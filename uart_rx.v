==> flow/design.v <==
`timescale 1ns / 1ps
module uart_rx #(
    parameter CLK_FREQ = 100_000_000,   
    parameter BAUD_RATE = 115200        
)(
    input logic clk,
    input logic rst,
    input logic rx,                     
    output logic [7:0] data_out,         
    output logic received                
);
    localparam integer BIT_PERIOD = CLK_FREQ / BAUD_RATE;
    logic [15:0] bit_counter;
    logic [9:0] shift_reg;
    logic [3:0] bit_index;
    logic receiving;
    always_ff @(posedge clk or posedge rst) begin
        if (rst) begin
            bit_counter <= 0;
            shift_reg <= 0;
            bit_index <= 0;
            receiving <= 0;
            received <= 0;
        end else if (!rx && !receiving) begin   
            receiving <= 1;
            bit_counter <= 0;
            bit_index <= 0;
        end else if (receiving) begin
            if (bit_counter == BIT_PERIOD - 1) begin
                bit_counter <= 0;
                shift_reg[bit_index] <= rx;       
                bit_index <= bit_index + 1;
                if (bit_index == 8) begin         
                    received <= 1;
                    receiving <= 0;
                    data_out <= shift_reg[7:0];   
                end
            end else begin
                bit_counter <= bit_counter + 1;
            end
        end else begin
            received <= 0;
        end
    end
endmodule
# Step by step through the tools: uart_rx
# What the tools print for uart_rx, step after step.
# Lines are those of the file above, counted from 1.
# Operators: Yosys type, input widths -> output width; for muxes data width and select width s.
# Library cell names are shortened.
# Not given: -
[design]
top_module = "uart_rx"
clock_port = "clk"
lib = "sky130hd"
corner = "tt_025C_1v80"

# After elaboration
# Yosys after proc, flatten, opt, wreduce and memory -nomap, before mapping. Memory bits, and registers merged into a memory's read port (data or address), are not among the register bits. Print and check cells are not counted. Equal cells are merged and count once.
[bits]
ff_bits = 40
in_bits = 3
out_inout_bits = 9
[classes]
n_reduce_logical = 9
equal = 4
n_addsub = 3
n_logic = 5
n_mux = 13
shifts = 2
[op_table]
columns = ["operator", "n"]
rows = [
  ["$mux 16", 3],
  ["$add 16x1->16 const B", 1],
  ["$eq 16x10->1 const B", 1],
  ["$mux 4", 3],
  ["$shift 1x5->10", 1],
  ["$shift 1x5->10 const A", 1],
  ["$and 10x10->10", 1],
  ["$or 10x10->10", 1],
  ["$not 10->10", 1],
  ["$mux 1", 7],
  ["$reduce_and 3->1", 2],
  ["$neg 4->5", 1],
  ["$reduce_and 5->1", 1],
  ["$ne 2x1->1 const B", 2],
  ["$reduce_bool 2->1", 2],
  ["$add 4x1->4 const B", 1],
  ["$eq 4x4->1 const B", 1],
  ["$not 1->1", 2],
  ["$logic_not 1->1", 2],
  ["$reduce_and 2->1", 1],
  ["$logic_and 1x1->1", 1],
]

# Longest topological paths
# Longest topological path by Yosys (ltp), each cell counted once; first at word level (registers and memories cut), then after technology mapping (sequential cells cut; the memories' decode and read muxes count).
[depth]
depth_word = 5
ABC_AREA = 1
ltp_mapped = 11

# Mapped cells and area
# Source: synth_stat.txt of the flow (Yosys; design flattened, memories mapped). It holds for the ABC_AREA given above (unset counts as 0); a run with the other value may have another netlist.
# Totals and module areas in this step are rounded.
[types]
columns = ["cell_type", "n"]
rows = [
  ["dfrtp_1", 30],
  ["nand2_1", 92],
  ["edfxtp_1", 8],
  ["nand3_1", 31],
  ["nor2_1", 34],
  ["inv_1", 26],
  ["ha_1", 6],
  ["nand4_1", 10],
  ["nor2_4", 4],
  ["nand2_2", 7],
  ["o22ai_1", 6],
  ["xor2_1", 4],
  ["o21ai_0", 5],
  ["inv_2", 6],
  ["o21bai_1", 3],
  ["nand2_8", 1],
  ["nor2_2", 3],
  ["nor3_1", 3],
]
# Not listed: further types 12, cells in them 15.
[synth_totals]
ffs = 38
cells = 294
sequential_area_mm2 = 0.000991
synth_area_mm2 = 0.00225

# Worst setup path after synthesis
# OpenSTA on the mapped netlist: ideal clock, no wires. The path of least setup slack (recovery checks aside). Input and output delay are each 20% of the period. Register names are those of the netlist, which keeps one name where synthesis merged equal registers.
[synth_path]
path_type = "register -> register"
from = "register bit_index[0]"
to = "register data_out[0]"
slack_ns = 0.665
t_required_ns = 2.109
clock_period_ns = 2.48
n_path_buf = 0
driving_pins = 7
delay_ns = 1.815
arrival_time_ns = 1.444
period_less_setup_slack_ns = 1.815
# "delay_ns" is the arrival time less input delay plus setup time.
# "driving_pins": output pins that drive a net of the path, with the launching flip-flop's if there is one; two outputs of one cell count as two.
# "period_less_setup_slack_ns" = period - worst setup slack (recovery checks aside). The figure is calculated, with input and output delays left at 20% of the set period.
# The rows between start and end are the longest chain of elaborated cells between them; the timing report does not say that the signal goes this way. Where chains are equally long, one stands for them.
# Each line given opens the expression or statement behind the cell; cells for indexed reads and writes are added by Yosys, which also makes memories of some case tables.
# A register here has more assigning lines than the two given.
[synth_between]
cell_sequence = "dfrtp_1 inv_2 ha_1 nand2_2 nor2_1 nand2_1 nor2_1"
elab_chain_cells = 2
cone_cells = 2
cone_lines = 1
[synth_lines]
columns = ["item", "line_no", "rtl"]
rows = [
  ["from (decl)", 15, "logic [3:0] bit_index;"],
  ["from (assign)", 21, "bit_index <= 0;"],
  ["from (assign)", 32, "bit_index <= bit_index + 1;"],
  ["$eq 4x4->1", 33, "if (bit_index == 8) begin"],
  ["$reduce_and 5->1", "-", ""],
  ["to (assign)", 36, "data_out <= shift_reg[7:0];"],
  ["to (decl)", 9, "output logic [7:0] data_out,"],
]

# Path in the finished layout
# From the final timing report of record 1: the path of least setup slack in the routed layout; clock arrival at registers is part of the times.
[layout_path]
path_type = "input -> register"
from = "input port rx"
to = "register bit_index[2]"
clock_period_ns = 5.64
n_path_buf = 1
driving_pins = 7
slack_ns = 2.86
arrival_time_ns = 2.98
t_required_ns = 5.84
# The rows between start and end are the longest chain of elaborated cells between them; the timing report does not say that the signal goes this way. Where chains are equally long, one stands for them.
# A register here has more assigning lines than the two given.
[layout_between]
cell_sequence = "clkdlybuf4s50_1 inv_1 nor2_1 inv_2 nand2_4 nand2_1 o21ai_1"
elab_chain_cells = 4
cone_cells = 6
cone_lines = 1
[layout_lines]
columns = ["item", "line_no", "rtl"]
rows = [
  ["from (decl)", 8, "input logic rx,"],
  ["$logic_not 1->1", 24, "end else if (!rx && !receiving) begin"],
  ["$logic_and 1x1->1", 24, ""],
  ["$reduce_bool 2->1", "-", ""],
  ["$reduce_and 2->1", "-", ""],
  ["to (assign)", 21, "bit_index <= 0;"],
  ["to (assign)", 32, "bit_index <= bit_index + 1;"],
  ["to (decl)", 15, "logic [3:0] bit_index;"],
]

# uart_rx through Yosys and OpenROAD on sky130hd: 2 stored runs, unordered, with their settings and measured results. The constraints put input and output delay at 20% of the set period each and load the outputs with 0.01 pF.
# "achievedPeriod_ns" = clock period - worst setup slack. The figure is calculated, with input and output delays left at 20% of the set period.
# Results are given in rounded form.

[[run]]
name = "record 1"
[run.settings]
period_ns = 5.64
CORE_UTILIZATION = 15
SETUP_SLACK_MARGIN = 1.49
PLACE_DENSITY = 0.55
CORE_ASPECT_RATIO = 1.11
ABC_AREA = 1
CTS_CLUSTER_DIAMETER = 371
MAX_ROUTING_LAYER = "met4"
CAP_MARGIN = 20
CORE_MARGIN = 2
SLEW_MARGIN = 20
[run.results]
achievedPeriod_ns = 2.783
utilization_pct = 18.5
ys_area_mm2 = 0.00225
setup_ws_ns = 2.86
final_die_area_mm2 = 0.016
worst_hold_slack_ns = 0.449
post_route_stdcell_area_mm2 = 0.00272

[[run]]
name = "record 2"
[run.settings]
period_ns = 2.13
CORE_UTILIZATION = 57
PLACE_DENSITY_LB_ADDON = 0.15
CELL_PAD_IN_SITES_GLOBAL_PLACEMENT = 3
GPL_TIMING_DRIVEN = 0
GPL_ROUTABILITY_DRIVEN = 1
CTS_CLUSTER_SIZE = 88
CAP_MARGIN = 0
SLEW_MARGIN = 10
CORE_MARGIN = 2
[run.results]
outcome = "unfinished; error FLW-0024 in placement"
