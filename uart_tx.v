==> flow/design.v <==
`timescale 1ns / 1ps
module uart_tx #(
    parameter CLK_FREQ = 100_000_000,   
    parameter BAUD_RATE = 115200        
)(
    input logic clk,
    input logic rst,
    input logic [7:0] data_in,          
    input logic send,                   
    output logic tx,                    
    output logic ready                  
);
    localparam integer BIT_PERIOD = CLK_FREQ / BAUD_RATE;
    logic [15:0] bit_counter;
    logic [9:0] shift_reg;              
    logic [3:0] bit_index;
    logic sending;
    always_ff @(posedge clk or posedge rst) begin
        if (rst) begin
            bit_counter <= 0;
            shift_reg <= 0;
            bit_index <= 0;
            sending <= 0;
            tx <= 1;                    
            ready <= 1;                 
        end else if (send && ready) begin
            shift_reg <= {1'b1, data_in, 1'b0};   
            bit_index <= 0;
            sending <= 1;
            ready <= 0;
        end else if (sending) begin
            if (bit_counter == BIT_PERIOD - 1) begin
                bit_counter <= 0;
                tx <= shift_reg[bit_index];       
                bit_index <= bit_index + 1;
                if (bit_index == 9) begin         
                    sending <= 0;
                    ready <= 1;                   
                    tx <= 1;                      
                end
            end else begin
                bit_counter <= bit_counter + 1;
            end
        end
    end
endmodule
=== Tool chain data of uart_tx ===
What the tools print for uart_tx, step after step.
Lines are those of the file above, counted from 1.
Operators: Yosys type, input widths -> output width; for muxes data width and select width s.
Cell names lack the library's common part.
A cell with - has no value.

* Top module: uart_tx
* Clock: clk
* Library: sky130hd
* Corner: tt_025C_1v80

=== Elaborated design ===
Counts by Yosys on the flattened word-level netlist (proc, flatten, opt, wreduce; memories kept). Register bits leave out memories and registers merged into their read ports (data or address). Print and check cells are left out. Cells with the same type and inputs are merged into one.

* Output and inout bits: 2
* Register bits after elaboration: 32
* Word-level cells: 33
* Input bits: 11

* Shift operators: 1
* Bitwise logic cells: 1
* Reduce/logical cells: 8
* Add/sub/neg operators: 2
* Eq/ne operators: 2
* Muxes and demuxes: 13

{| class="wikitable"
|+ Operators with widths
! operator !! number
|-
| $add 16x1->16 const B || 1
|-
| $eq 16x10->1 const B || 1
|-
| $mux 16 || 1
|-
| $mux 4 || 3
|-
| $shiftx 10x4->1 || 1
|-
| $mux 1 || 9
|-
| $reduce_bool 2->1 || 3
|-
| $reduce_and 3->1 || 2
|-
| $reduce_and 2->1 || 2
|-
| $add 4x1->4 const B || 1
|-
| $eq 4x4->1 const B || 1
|-
| $logic_and 1x1->1 || 1
|-
| $not 1->1 || 1
|}

=== Logic depth ===
Longest topological path by Yosys (ltp), each cell counted once; first at word level (registers and memories cut), then after technology mapping (sequential cells cut; the memories' decode and read muxes count).

* Depth in word-level cells: 5
* ABC_AREA: 0
* Mapped depth: 6
* Depth with buffers taken out: 5

=== Synthesis result ===
Source: synth_stat.txt of the flow (Yosys; design flattened, memories mapped). It holds for the ABC_AREA given above (unset counts as 0); a run with the other value may have another netlist.
The area totals of this step are shown rounded.

{| class="wikitable"
|+ Cell types
! cell type !! number !! area in all (um^2)
|-
| dfrtp_1 || 30 || 750.72
|-
| mux2_2 || 9 || 101.347
|-
| dfstp_2 || 2 || 52.55
|-
| nand2_1 || 14 || 52.55
|-
| xnor2_1 || 5 || 43.792
|-
| xor2_1 || 5 || 43.792
|-
| ha_1 || 3 || 37.536
|-
| nor2_1 || 9 || 33.782
|-
| or3_1 || 5 || 31.28
|-
| a21oi_1 || 6 || 30.029
|-
| and4_1 || 3 || 26.275
|-
| nand3_1 || 5 || 25.024
|-
| nand4_1 || 4 || 25.024
|-
| o21ai_0 || 5 || 25.024
|-
| inv_1 || 6 || 22.522
|-
| mux4_2 || 1 || 22.522
|-
| nand4_4 || 1 || 21.27
|-
| a21boi_4 || 1 || 18.768
|}

Not listed: further types 21, cells in them 31.

* Cell area after synthesis: 0.001595 mm^2
* Mapped cells: 145
* Mapped flip-flops: 32
* Sequential part of the area: 0.0008033 mm^2

=== Path before layout ===
Source: OpenSTA report_checks on the synthesized netlist (no wires, ideal clock, input and output delay 20% of the period each), path of least setup slack; recovery checks are left aside. Register names are those of the netlist, which keeps one name where synthesis merged equal registers.

* Kind: in2reg
* Start: in send
* End: reg bit_counter[5]
* Data required time: 3.243 ns
* Period: 3.32 ns
* External input delay: 0.664 ns
* Arrival time: 1.548 ns
* Setup time: 0.077 ns
* Path buffers: 0
* Path delay: 0.961 ns
* Slack: 1.695 ns
* Stages: 4
* Period reached after synthesis: 1.625 ns

"path delay" is the arrival time less input delay plus setup time.
"stages": output pins that drive a net of the path, with the launching flip-flop's if there is one; two outputs of one cell count as two.
"period reached after synthesis" = period - worst setup slack (recovery checks aside). The figure is calculated, with input and output delays left at 20% of the set period.
The rows between start and end are the longest chain of elaborated cells between them; the timing report does not say that the signal goes this way. Where chains are equally long, one stands for them.
A line is the first line of the expression or statement that the cell stems from. Yosys adds cells for indexed reads and writes and turns some case tables into memories.
A register here has more assigning lines than the two given.

* Cells stage by stage: a21boi_4 -> nand3_1 -> or3_1 -> a21oi_1
* Cells in the longest elaborated chain: 3
* Elaborated cells on any way between the ends: 3
* RTL lines with such cells: 1
* Those cells by class: 1 x logic; 2 x reduce/logical

{| class="wikitable"
|+ Ends and longest elaborated chain, after synthesis
! what !! RTL line !! source
|-
| from (decl) || 9 || <nowiki>input logic send,</nowiki>
|-
| $logic_and 1x1->1 || 26 || <nowiki>end else if (send && ready) begin</nowiki>
|-
| $not 1->1 || - ||
|-
| $reduce_and 2->1 || - ||
|-
| to (assign) || 20 || <nowiki>bit_counter <= 0;</nowiki>
|-
| to (assign) || 42 || <nowiki>bit_counter <= bit_counter + 1;</nowiki>
|-
| to (decl) || 14 || <nowiki>logic [15:0] bit_counter;</nowiki>
|}

=== Timing after layout ===
Path of least setup slack in the final report of flow run 1 (OpenROAD, finished layout, wires in). Where an end is a register, its clock arrival counts in the times.

* Kind: reg2out
* Start: reg ready
* End: out ready
* Slack: 0.19 ns
* Arrival time: 1.42 ns
* Path buffers: 1
* Data required time: 1.62 ns
* Stages: 2
* Period: 2.02 ns
* External output delay: 0.40 ns

A register here has more assigning lines than the two given.

* Cells stage by stage: dfstp_2 -> clkdlybuf4s50_1
* Cells in the longest elaborated chain: 0
* Elaborated cells on any way between the ends: 0
* RTL lines with such cells: 0

{| class="wikitable"
|+ Ends and longest elaborated chain, post-layout
! what !! RTL line !! source
|-
| from (decl) || 11 || <nowiki>output logic ready</nowiki>
|-
| from (assign) || 25 || <nowiki>ready <= 1;</nowiki>
|-
| from (assign) || 30 || <nowiki>ready <= 0;</nowiki>
|-
| to (decl) || 11 ||
|}

Ticket comment

Below are 2 stored runs of the flow (Yosys, OpenROAD; platform sky130hd) on uart_tx, each with its settings and what was measured, unordered. Constraints: input delay and output delay 20% of the set period each, output load 0.01 pF.
By "total power of the final layout" is meant OpenSTA's value without simulated activity: inputs other than the clock are taken to toggle once in ten clock periods, and the tool carries that through the logic.
Measured values are rounded.

=== Flow run 1 ===
{| class="wikitable"
! Setting !! Value
|-
| period_ns || 2.02
|-
| CORE_UTILIZATION || 47
|-
| SETUP_SLACK_MARGIN || -0.08
|-
| PLACE_DENSITY || 0.7
|-
| CORE_ASPECT_RATIO || 0.77
|-
| CORE_MARGIN || 9
|-
| CELL_PAD_IN_SITES_DETAIL_PLACEMENT || 0
|-
| TNS_END_PERCENT || 75
|-
| ABC_AREA || 0
|-
| GPL_ROUTABILITY_DRIVEN || 1
|-
| CTS_CLUSTER_SIZE || 68
|-
| CAP_MARGIN || 20
|-
| SLEW_MARGIN || 20
|-
! Result !! Value
|-
| Yosys chip area after synthesis || 0.001595 mm^2
|-
| Area of the die || 0.005834 mm^2
|-
| Utilization || 0.59
|-
| Worst slack on setup checks || 0.192 ns
|-
| Setup total negative slack || 0.000 ns
|-
| Worst hold slack in the final report || 0.473 ns
|-
| Total power of the final layout || 1614 uW
|}

=== Flow run 2 ===
{| class="wikitable"
! Setting !! Value
|-
| period_ns || 2.03
|-
| CAP_MARGIN || 20
|-
| CORE_MARGIN || 2
|-
| CORE_UTILIZATION || 40
|-
| SLEW_MARGIN || 20
|-
! Result !! Value
|-
| Yosys chip area after synthesis || 0.001595 mm^2
|-
| Area of the die || 0.004509 mm^2
|-
| Utilization || 0.511
|-
| Worst slack on setup checks || 0.210 ns
|-
| Setup total negative slack || 0.000 ns
|-
| Worst hold slack in the final report || 0.476 ns
|-
| Total power of the final layout || 1590 uW
|}
